==> flow/design.v <==
`timescale 1ns / 1ps
module snn_lif#(parameter WEIGHT_WIDTH = 4'd4)(
    input wire CLK,
    input wire nRST,
    input wire [3:0] spike_in,
    output wire spike_out,
    input wire signed [WEIGHT_WIDTH-'d1:0] weight0,
    input wire signed [WEIGHT_WIDTH-'d1:0] weight1,
    input wire signed [WEIGHT_WIDTH-'d1:0] weight2,
    input wire signed [WEIGHT_WIDTH-'d1:0] weight3
);
localparam MID_VAL0 = 0, SNN_RST_VAL = 'd0;  
reg signed [5:0] snn_cnt_internal;
wire signed [5:0] sum_cnt [3:0];
reg cnt_msb;
wire [2:0] snn_leak0;
assign sum_cnt[0] = spike_in[0] ? (weight0[3] ? {weight0[3], 2'b11, weight0[2:0]} : {2'd00, weight0}) : MID_VAL0;
assign sum_cnt[1] = spike_in[1] ? (weight1[3] ? {weight1[3], 2'b11, weight1[2:0]} : {2'd00, weight1}) : MID_VAL0;
assign sum_cnt[2] = spike_in[2] ? (weight2[3] ? {weight2[3], 2'b11, weight2[2:0]} : {2'd00, weight2}) : MID_VAL0;
assign sum_cnt[3] = spike_in[3] ? (weight3[3] ? {weight3[3], 2'b11, weight3[2:0]} : {2'd00, weight3}) : MID_VAL0;
assign snn_leak0 = 3'b000;
assign spike_out = snn_cnt_internal[5] && !cnt_msb;
always@(posedge CLK) begin
    if(!nRST) begin
        snn_cnt_internal <= SNN_RST_VAL;
        cnt_msb <= 1'b0;
    end else begin
        if(!spike_out) begin
            snn_cnt_internal <= snn_cnt_internal + sum_cnt[0] + sum_cnt[1] + sum_cnt[2] + sum_cnt[3] - {3'd0, snn_leak0};
        end else begin
            snn_cnt_internal <= SNN_RST_VAL;
        end  
        cnt_msb <= snn_cnt_internal[5];
    end
end
endmodule
**Tool chain data of snn_lif**

What the tools print for snn_lif, step after step.
Lines are those of the file above, counted from 1.
Library cell names are shortened.
A cell with n/a has no value.

- Top module: snn_lif
- Clock port: CLK
- Standard-cell library: sky130hd
- Library corner: tt_025C_1v80

**Word-level counts**

Source: Yosys, flattened and elaborated, memories not mapped. Widths are those after wreduce. Registers that Yosys merges into a memory's read port (data or address) are not register bits. Print and check cells do not count. Equal cells are merged and count once.

- Bits in registers: 7
- Bits of input ports: 22
- Elaborated cells: 18

- Reductions and logical operators: 3
- Multiplexer cells: 8
- Bitwise logic cells: 1
- $add $sub $neg: 4

Operators by type and width:

| cell | number |
|---|---|
| 6-bit 2-to-1 mux | 8 |
| 6-bit adder | 4 |
| 2-bit OR reduction | 1 |
| 1-bit logical AND | 1 |
| 1-bit NOT | 1 |
| 1-bit logical NOT | 1 |

**Depth**

Yosys ltp: most cells in a row. Word level: on the elaborated netlist, between registers, memories and ports. Mapped: between sequential cells and ports; inverters and the memories' decode and read muxes count.

- Word-level depth: 6
- ABC_AREA: 0
- Depth in mapped cells: 14
- Depth with buffers taken out: 14

**After synthesis**

The flow's flattened synthesis, as Yosys stat reports it; memories are mapped. The netlist is that of the ABC_AREA named above (0 if unset); the other value can give another one.

Cells by type:

| cell type | number |
|---|---|
| fa_1 | 14 |
| dfxtp_1 | 7 |
| inv_1 | 23 |
| ha_1 | 6 |
| and2_1 | 6 |
| xnor2_1 | 4 |
| nand2_1 | 8 |
| xnor3_1 | 1 |
| nor2_1 | 5 |
| nor2b_1 | 3 |
| xor2_1 | 2 |
| xnor2_2 | 1 |
| nand2b_1 | 2 |
| and2_4 | 1 |
| a21o_1 | 1 |
| and2_2 | 1 |
| nand2_2 | 1 |
| a21oi_1 | 1 |

Other cell types: 2; their cells: 2.

- Sequential part of the area: 140.1 um^2
- Chip area (Yosys): 835.8 um^2
- Cells in the netlist: 89
- Flip-flops: 7

**Path before layout**

Source: OpenSTA report_checks on the synthesized netlist (no wires, ideal clock, input and output delay 20% of the period each), path of least setup slack; recovery checks are left aside. Register names are those of the netlist, which keeps one name where synthesis merged equal registers.

- Kind: input -> register
- Start: in weight0[1]
- End: reg snn_cnt_internal[5]
- Path delay: 2.988 ns
- Required time: 6.105 ns
- Driving pins on the path: 13
- Clock period: 6.17 ns
- Arrival time: 4.157 ns
- Time at the first pin: 1.234 ns
- Path slack: 1.949 ns
- Library setup time: 0.065 ns
- Synthesis period reached: 4.221 ns

"path delay" = arrival - input delay + setup time.
"driving pins on the path" counts driving pins, that of a launching flip-flop among them; a cell with two outputs on the path counts twice.
"synthesis period reached" = period - worst setup slack (recovery checks aside). The figure is calculated, with input and output delays left at 20% of the set period.
The rows between start and end are the longest chain of elaborated cells between them; the timing report does not say that the signal goes this way. Where chains are equally long, one stands for them.
Each line given opens the expression or statement behind the cell; cells for indexed reads and writes are added by Yosys, which also makes memories of some case tables.
A register here has more assigning lines than the two given.

- Cell sequence: nand2_1 -> fa_1 -> fa_1 -> inv_1 -> fa_1 -> ha_1 -> inv_1 -> fa_1 -> nor2b_1 -> o21ai_0 -> nand2b_1 -> xnor3_1 -> nor2_1
- Length of the longest elaborated chain: 6

RTL lines, path post-synthesis:

| element | line | text |
|---|---|---|
| start: declaration | 7 | `input wire signed [WEIGHT_WIDTH-'d1:0] weight0,` |
| 6-bit 2-to-1 mux (2 in a row) | 17 | `assign sum_cnt[0] = spike_in[0] ? (weight0[3] ? {weight0[3], 2'b11, weight0[2:0]} : {2'd00, weight0}) : MID_VA ...` |
| 6-bit adder (4 in a row) | 29 | `snn_cnt_internal <= snn_cnt_internal + sum_cnt[0] + sum_cnt[1] + sum_cnt[2] + sum_cnt[3] - {3'd0, snn_leak0};` |
| end: assignment | 29 |  |
| end: assignment | 31 | `snn_cnt_internal <= SNN_RST_VAL;` |
| end: declaration | 13 | `reg signed [5:0] snn_cnt_internal;` |

**Timing after layout**

Path of least setup slack in the final report of stored run 1 (OpenROAD, finished layout, wires in). Where an end is a register, its clock arrival counts in the times.

- Kind: input -> register
- Start: in weight1[2]
- End: reg snn_cnt_internal[5]
- Driving pins on the path: 13
- Clock period: 6.18 ns
- Library setup time: 0.06 ns
- Required time: 6.37 ns
- Path slack: 1.97 ns
- Arrival time: 4.40 ns
- Time at the first pin: 1.24 ns

The rows between start and end are the longest chain of elaborated cells between them; the timing report does not say that the signal goes this way. Where chains are equally long, one stands for them.
A register here has more assigning lines than the two given.

- Cell sequence: clkdlybuf4s50_1 -> nand2_1 -> fa_1 -> fa_1 -> inv_1 -> fa_1 -> inv_1 -> fa_2 -> nor2b_4 -> o21ai_2 -> nand2b_1 -> xnor3_1 -> nor2_1
- Length of the longest elaborated chain: 5

RTL lines, path after layout:

| element | line | text |
|---|---|---|
| start: declaration | 8 | `input wire signed [WEIGHT_WIDTH-'d1:0] weight1,` |
| 6-bit 2-to-1 mux (2 in a row) | 18 | `assign sum_cnt[1] = spike_in[1] ? (weight1[3] ? {weight1[3], 2'b11, weight1[2:0]} : {2'd00, weight1}) : MID_VA ...` |
| 6-bit adder (3 in a row) | 29 | `snn_cnt_internal <= snn_cnt_internal + sum_cnt[0] + sum_cnt[1] + sum_cnt[2] + sum_cnt[3] - {3'd0, snn_leak0};` |
| end: assignment | 29 |  |
| end: assignment | 31 | `snn_cnt_internal <= SNN_RST_VAL;` |
| end: declaration | 13 | `reg signed [5:0] snn_cnt_internal;` |

Module snn_lif, platform sky130hd: 2 stored runs of the flow (Yosys, OpenROAD) with differing settings, in no particular order. Input and output delays are each 20% of the period that was set; the output load is 0.01 pF.
By "achieved period" is meant the clock period of the run minus its worst setup slack. This is arithmetic on one report: input and output delays are still those of the set period (20% each).
By "time used up by the worst setup path" is meant the share of the clock period that the worst setup path is allowed (20% is reserved at inputs, 20% at outputs), minus its slack. Clock arrival times at its registers enter into it.
"overall power": no workload was simulated; the value follows from the tool's default switching activity.

### Stored run 1

==> flow/run.sh <==
#!/bin/bash
# the make line also repeats the synthesis and layout settings of config.mk as NAME=value (left out here)
make -C /OpenROAD-flow-scripts/flow DESIGN_CONFIG=/design/flow/config.mk WORK_HOME=/design/flow/orfs CLKGATE_MAP_FILE= finish
==> flow/config.mk <==
export PLATFORM = sky130hd
export DESIGN_NAME = snn_lif
export DESIGN_NICKNAME = snn_lif
export VERILOG_FILES = /design/flow/design.v
export SDC_FILE = /design/flow/constraint.sdc
export NUM_CORES = 4
export LEC_CHECK = 0
export CAP_MARGIN = 20
export CORE_ASPECT_RATIO = 0.61
export CORE_MARGIN = 8
export CORE_UTILIZATION = 38
export CTS_CLUSTER_SIZE = 81
export GPL_ROUTABILITY_DRIVEN = 1
export HOLD_SLACK_MARGIN = 0.18
export MAX_ROUTING_LAYER = met4
export MIN_ROUTING_LAYER = met2
export PLACE_DENSITY_LB_ADDON = 0.0
export SETUP_SLACK_MARGIN = 1.84
export SLEW_MARGIN = 20
==> flow/constraint.sdc <==
create_clock -name core_clock -period 6.18 [get_ports {CLK}]
set_input_delay 1.2360 -clock core_clock [delete_from_list [all_inputs] [get_ports {CLK}]]
set_output_delay 1.2360 -clock core_clock [all_outputs]
set_load 0.01 [all_outputs]

Results of stored run 1:
- Time used up by the worst setup path: 2.97 ns
- Worst setup path kind: input -> register
- Standard-cell area after layout: 1178.6 um^2
- Chip area in the Yosys report: 835.8 um^2
- Overall power: 413.8 uW
- Setup slack of the worst path: 1.972 ns
- Area of the die: 4002.2 um^2
- Achieved period: 4.208 ns
- Worst hold slack in the final report: 0.508 ns
- Utilization: 56.2 %
- Total negative setup slack: 0.000 ns

### Stored run 2

==> flow/run.sh <==
#!/bin/bash
# the make line also repeats the synthesis and layout settings of config.mk as NAME=value (left out here)
make -C /OpenROAD-flow-scripts/flow DESIGN_CONFIG=/design/flow/config.mk WORK_HOME=/design/flow/orfs CLKGATE_MAP_FILE= finish
==> flow/config.mk <==
export PLATFORM = sky130hd
export DESIGN_NAME = snn_lif
export DESIGN_NICKNAME = snn_lif
export VERILOG_FILES = /design/flow/design.v
export SDC_FILE = /design/flow/constraint.sdc
export NUM_CORES = 4
export LEC_CHECK = 0
export CAP_MARGIN = 20
export CORE_MARGIN = 2
export CORE_UTILIZATION = 40
export SETUP_SLACK_MARGIN = 0.31
export SLEW_MARGIN = 20
==> flow/constraint.sdc <==
create_clock -name core_clock -period 4.52 [get_ports {CLK}]
set_input_delay 0.9040 -clock core_clock [delete_from_list [all_inputs] [get_ports {CLK}]]
set_output_delay 0.9040 -clock core_clock [all_outputs]
set_load 0.01 [all_outputs]

Results of stored run 2:
- Time used up by the worst setup path: 3.08 ns
- Worst setup path kind: input -> register
- Standard-cell area after layout: 1136.1 um^2
- Chip area in the Yosys report: 835.8 um^2
- Overall power: 511.1 uW
- Setup slack of the worst path: 0.536 ns
- Area of the die: 2471.1 um^2
- Achieved period: 3.984 ns
- Worst hold slack in the final report: 0.515 ns
- Utilization: 57.9 %
- Total negative setup slack: 0.000 ns
