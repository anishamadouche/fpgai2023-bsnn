==> flow/design.v <==
`timescale 1ns / 1ps
module neuron #(parameter IN_SIZE=4, WIDTH = 4)(
    input clk,
    input en,
    input reset,
    input signed [0:IN_SIZE-1] in_data,
    input signed[WIDTH-1:0][0:IN_SIZE-1] weight,
    input signed[WIDTH-1:0] bias,
    output signed[WIDTH + 1-1:0] neuron_out,
    output neuron_done
    );
    integer addr = 0;
    reg done = 0;
    reg signed [4*WIDTH-1:0] product = 0;
    reg signed [4*WIDTH-1:0] out = 0;
    always @(posedge clk) begin
        if(reset) begin 
            done <= 0;
            addr <= 0;
        end
        else if(en) begin
            if(addr < IN_SIZE-1) begin
                product <= in_data[addr]*weight[addr];  
                out <= out+product;  
            end
            if(addr == IN_SIZE-1) begin  
                done <= 1;
            end else begin
                addr <= addr + 1'b1;
                done <= 0;
            end
        end
    end
    assign neuron_out = out + bias;  
    assign neuron_done = done;
endmodule
---- Step by step through the tools: neuron ----
Tool output for the design above, in the order of the flow.
Line numbers count from 1 in the design file above.
Library cell names are shortened.
The mark -- stands for no value.
design
  design top .............................. neuron
  clock port .............................. clk
  standard-cell library ................... sky130hd
  timing corner ........................... tt_025C_1v80

---- After elaboration ----
Counts by Yosys on the flattened word-level netlist (proc, flatten, opt, wreduce; memories kept). Register bits leave out memories and registers merged into their read ports (data or address); mux counts leave out enables and synchronous resets folded into registers. Print and check cells are left out. Cells with the same type and inputs are merged into one.
storage and ports
  input bits .............................. 27
  register bits ........................... 65
  output and inout bits ................... 6
cells by class
  multipliers ............................. 1
  shifts and indexed selects .............. 2
  reduce/logical cells .................... 2
  bitwise logic cells ..................... 2
  mux-type cells .......................... 1
  magnitude comparators ................... 1
  equality and inequality tests ........... 1
  $add $sub $neg .......................... 4
operators with widths
  cell                                                   number
  indexed select 16 x 32 -> 4 bit                        1
  subtractor 3 x 32 -> 32 bit (first input constant)     1
  adder 32 x 1 -> 32 bit (second input constant)         1
  < comparator 32 x 3 -> 1 bit (second input constant)   1
  equality test 32 x 3 -> 1 bit (second input constant)  1
  indexed select 4 x 32 -> 1 bit                         1
  adder 16 bit                                           1
  multiplier 1 x 4 -> 5 bit                              1
  adder 5 x 4 -> 5 bit                                   1
  AND reduction 3 bit                                    1
  inverter 1 bit                                         2
  AND reduction 2 bit                                    1
  2-to-1 mux 1 bit                                       1

---- Depth ----
Longest topological path by Yosys (ltp), each cell counted once; first at word level (registers and memories cut), then after technology mapping (sequential cells cut; the memories' decode and read muxes count).
logic depth
  word-level depth ........................ 3
  ABC_AREA ................................ 0
  depth in mapped cells ................... 7

---- Mapped cells and area ----
Source: synth_stat.txt of the flow (Yosys; design flattened, memories mapped). It holds for the ABC_AREA given above (unset counts as 0); a run with the other value may have another netlist.
cells by type
  type      number  area in all (µm²)
  dfxtp_1   33      660.634
  edfxtp_1  9       270.259
  xor2_1    26      227.718
  ha_1      11      137.632
  nor2_1    34      127.622
  mux4_2    5       112.608
  xnor2_1   9       78.826
  nand4_1   12      75.072
  and3_1    10      62.56
  nand3_1   11      55.053
  fa_1      2       40.038
  nand2_1   10      37.536
  nor4_1    6       37.536
  a21oi_1   7       35.034
  and4_1    4       35.034
  a21o_1    4       30.029
  nand4_4   1       21.27
  nor4_4    1       21.27
Not listed: further types 15, cells in them 35.
mapped netlist
  standard cells after synthesis .......... 230
  mapped flip-flops ....................... 42
  chip area (Yosys) ....................... 2,283.4 µm²

---- Worst setup path after synthesis ----
OpenSTA on the mapped netlist: ideal clock, no wires. The path of least setup slack (recovery checks aside). Input and output delay are each 20% of the period. Register names are those of the netlist, which keeps one name where synthesis merged equal registers.
timing after synthesis
  path kind ............................... register -> register
  start point ............................. register addr[2]
  end point ............................... register out[0]
  clock period ............................ 3.98 ns
  path slack .............................. 1.234 ns
  delay of the path ....................... 2.747 ns
  stages on the path ...................... 8
  launch time at the first pin ............ 0.000 ns
  arrival time ............................ 2.344 ns
  buffers on the path ..................... 0
  period reached after synthesis .......... 2.746 ns
"delay of the path" = arrival - input delay + setup time.
"stages on the path" counts driving pins, that of a launching flip-flop among them; a cell with two outputs on the path counts twice.
"period reached after synthesis" is the clock period less the worst setup slack; recovery checks do not enter. This is arithmetic on one report: input and output delays are still those of the set period (20% each).
Between the ends stands the longest chain of elaborated cells between them, by number of cells; it is not shown to be the way that was timed. Of several equally long chains one is given.
Each line given opens the expression or statement behind the cell; cells for indexed reads and writes are added by Yosys, which also makes memories of some case tables.
on the way, after synthesis
  path through ............................ dfxtp_1 -> inv_1 -> ha_1 -> nor4b_1 -> nand4_1 -> nor3_2 -> nor2_1 -> nor4b_1
  cells in the longest elaborated chain ... 2
  elaborated cells on any way between the ends .. 2
  classes of those cells .................. compare (1); reduce/logical (1)
RTL lines, path after synthesis
  item                          line  text
  from (decl)                   12    integer addr = 0;
  from (assign)                 19    addr <= 0;
  from (assign)                 29    addr <= addr + 1'b1;
  < comparator 32 x 3 -> 1 bit  22    if(addr < IN_SIZE-1) begin
  AND reduction 3 bit           --
  to (assign)                   24
  to (decl)                     15    reg signed [4*WIDTH-1:0] out = 0;

---- Path in the finished layout ----
From the final timing report of flow run A: the path of least setup slack in the routed layout; clock arrival at registers is part of the times.
timing after layout
  path kind ............................... input -> output
  start point ............................. input port bias[0]
  end point ............................... output port neuron_out[4]
  arrival time ............................ 2.60 ns
  path slack .............................. 1.20 ns
  stages on the path ...................... 7
  buffers on the path ..................... 2
  launch time at the first pin ............ 0.95 ns
  clock period ............................ 4.75 ns
  output delay ............................ 0.95 ns
Between the ends stands the longest chain of elaborated cells between them, by number of cells; it is not shown to be the way that was timed. Of several equally long chains one is given.
on the way, after layout
  path through ............................ clkdlybuf4s50_1 -> ha_1 -> fa_1 -> a21o_1 -> a21oi_1 -> xnor2_1 -> clkbuf_2
  cells in the longest elaborated chain ... 1
  elaborated cells on any way between the ends .. 1
  classes of those cells .................. add/sub (1)
RTL lines, path after layout
  item                  line  text
  from (decl)           8     input signed[WIDTH-1:0] bias,
  adder 5 x 4 -> 5 bit  34    assign neuron_out = out + bias;
  to (decl)             9     output signed[WIDTH + 1-1:0] neuron_out,

## Implementation results

Measured data: module neuron, platform sky130hd, 2 stored runs of the flow under differing settings, order arbitrary. Input and output delays are each 20% of the period that was set; the output load is 0.01 pF.
"overall power" rests on the timing tool's default activity at the inputs, not on a simulated workload.

======== flow run A ========
==> flow/run.sh <==
#!/bin/bash
# the make line also repeats the synthesis and layout settings of config.mk as NAME=value (left out here)
make -C /OpenROAD-flow-scripts/flow DESIGN_CONFIG=/design/flow/config.mk WORK_HOME=/design/flow/orfs CLKGATE_MAP_FILE= finish
==> flow/config.mk <==
export PLATFORM = sky130hd
export DESIGN_NAME = neuron
export DESIGN_NICKNAME = neuron
export VERILOG_FILES = /design/flow/design.v
export SDC_FILE = /design/flow/constraint.sdc
export NUM_CORES = 4
export LEC_CHECK = 0
export CAP_MARGIN = 20
export CELL_PAD_IN_SITES_GLOBAL_PLACEMENT = 1
export CORE_MARGIN = 2
export CORE_UTILIZATION = 52
export CTS_CLUSTER_DIAMETER = 372
export CTS_CLUSTER_SIZE = 100
export GPL_TIMING_DRIVEN = 0
export MAX_ROUTING_LAYER = met4
export MIN_ROUTING_LAYER = met1
export PLACE_DENSITY = 0.38
export SETUP_SLACK_MARGIN = 1.15
export SLEW_MARGIN = 15
==> flow/constraint.sdc <==
create_clock -name core_clock -period 4.75 [get_ports {clk}]
set_input_delay 0.9500 -clock core_clock [delete_from_list [all_inputs] [get_ports {clk}]]
set_output_delay 0.9500 -clock core_clock [all_outputs]
set_load 0.01 [all_outputs]

-------- measured, flow run A --------
  total die area .......................... 4,937.2 µm²
  standard-cell area of the final layout .. 2,745.1 µm²
  overall power ........................... 0.7419 mW
  worst slack on setup checks ............. 1.198 ns
  netlist area reported by Yosys .......... 2,283.4 µm²

======== flow run B ========
==> flow/run.sh <==
#!/bin/bash
# the make line also repeats the synthesis and layout settings of config.mk as NAME=value (left out here)
make -C /OpenROAD-flow-scripts/flow DESIGN_CONFIG=/design/flow/config.mk WORK_HOME=/design/flow/orfs CLKGATE_MAP_FILE= finish
==> flow/config.mk <==
export PLATFORM = sky130hd
export DESIGN_NAME = neuron
export DESIGN_NICKNAME = neuron
export VERILOG_FILES = /design/flow/design.v
export SDC_FILE = /design/flow/constraint.sdc
export NUM_CORES = 4
export LEC_CHECK = 0
export ABC_AREA = 0
export CAP_MARGIN = 10
export CORE_ASPECT_RATIO = 1.4
export CORE_MARGIN = 4
export CORE_UTILIZATION = 33
export CTS_CLUSTER_SIZE = 81
export GPL_ROUTABILITY_DRIVEN = 1
export MIN_ROUTING_LAYER = met1
export PLACE_DENSITY_LB_ADDON = 0.15
export SETUP_SLACK_MARGIN = 0.85
export SLEW_MARGIN = 20
==> flow/constraint.sdc <==
create_clock -name core_clock -period 3.0 [get_ports {clk}]
set_input_delay 0.6000 -clock core_clock [delete_from_list [all_inputs] [get_ports {clk}]]
set_output_delay 0.6000 -clock core_clock [all_outputs]
set_load 0.01 [all_outputs]

-------- measured, flow run B --------
  total die area .......................... 8,333.1 µm²
  standard-cell area of the final layout .. 2,996.6 µm²
  overall power ........................... 1.165 mW
  worst slack on setup checks ............. 0.558 ns
  netlist area reported by Yosys .......... 2,283.4 µm²
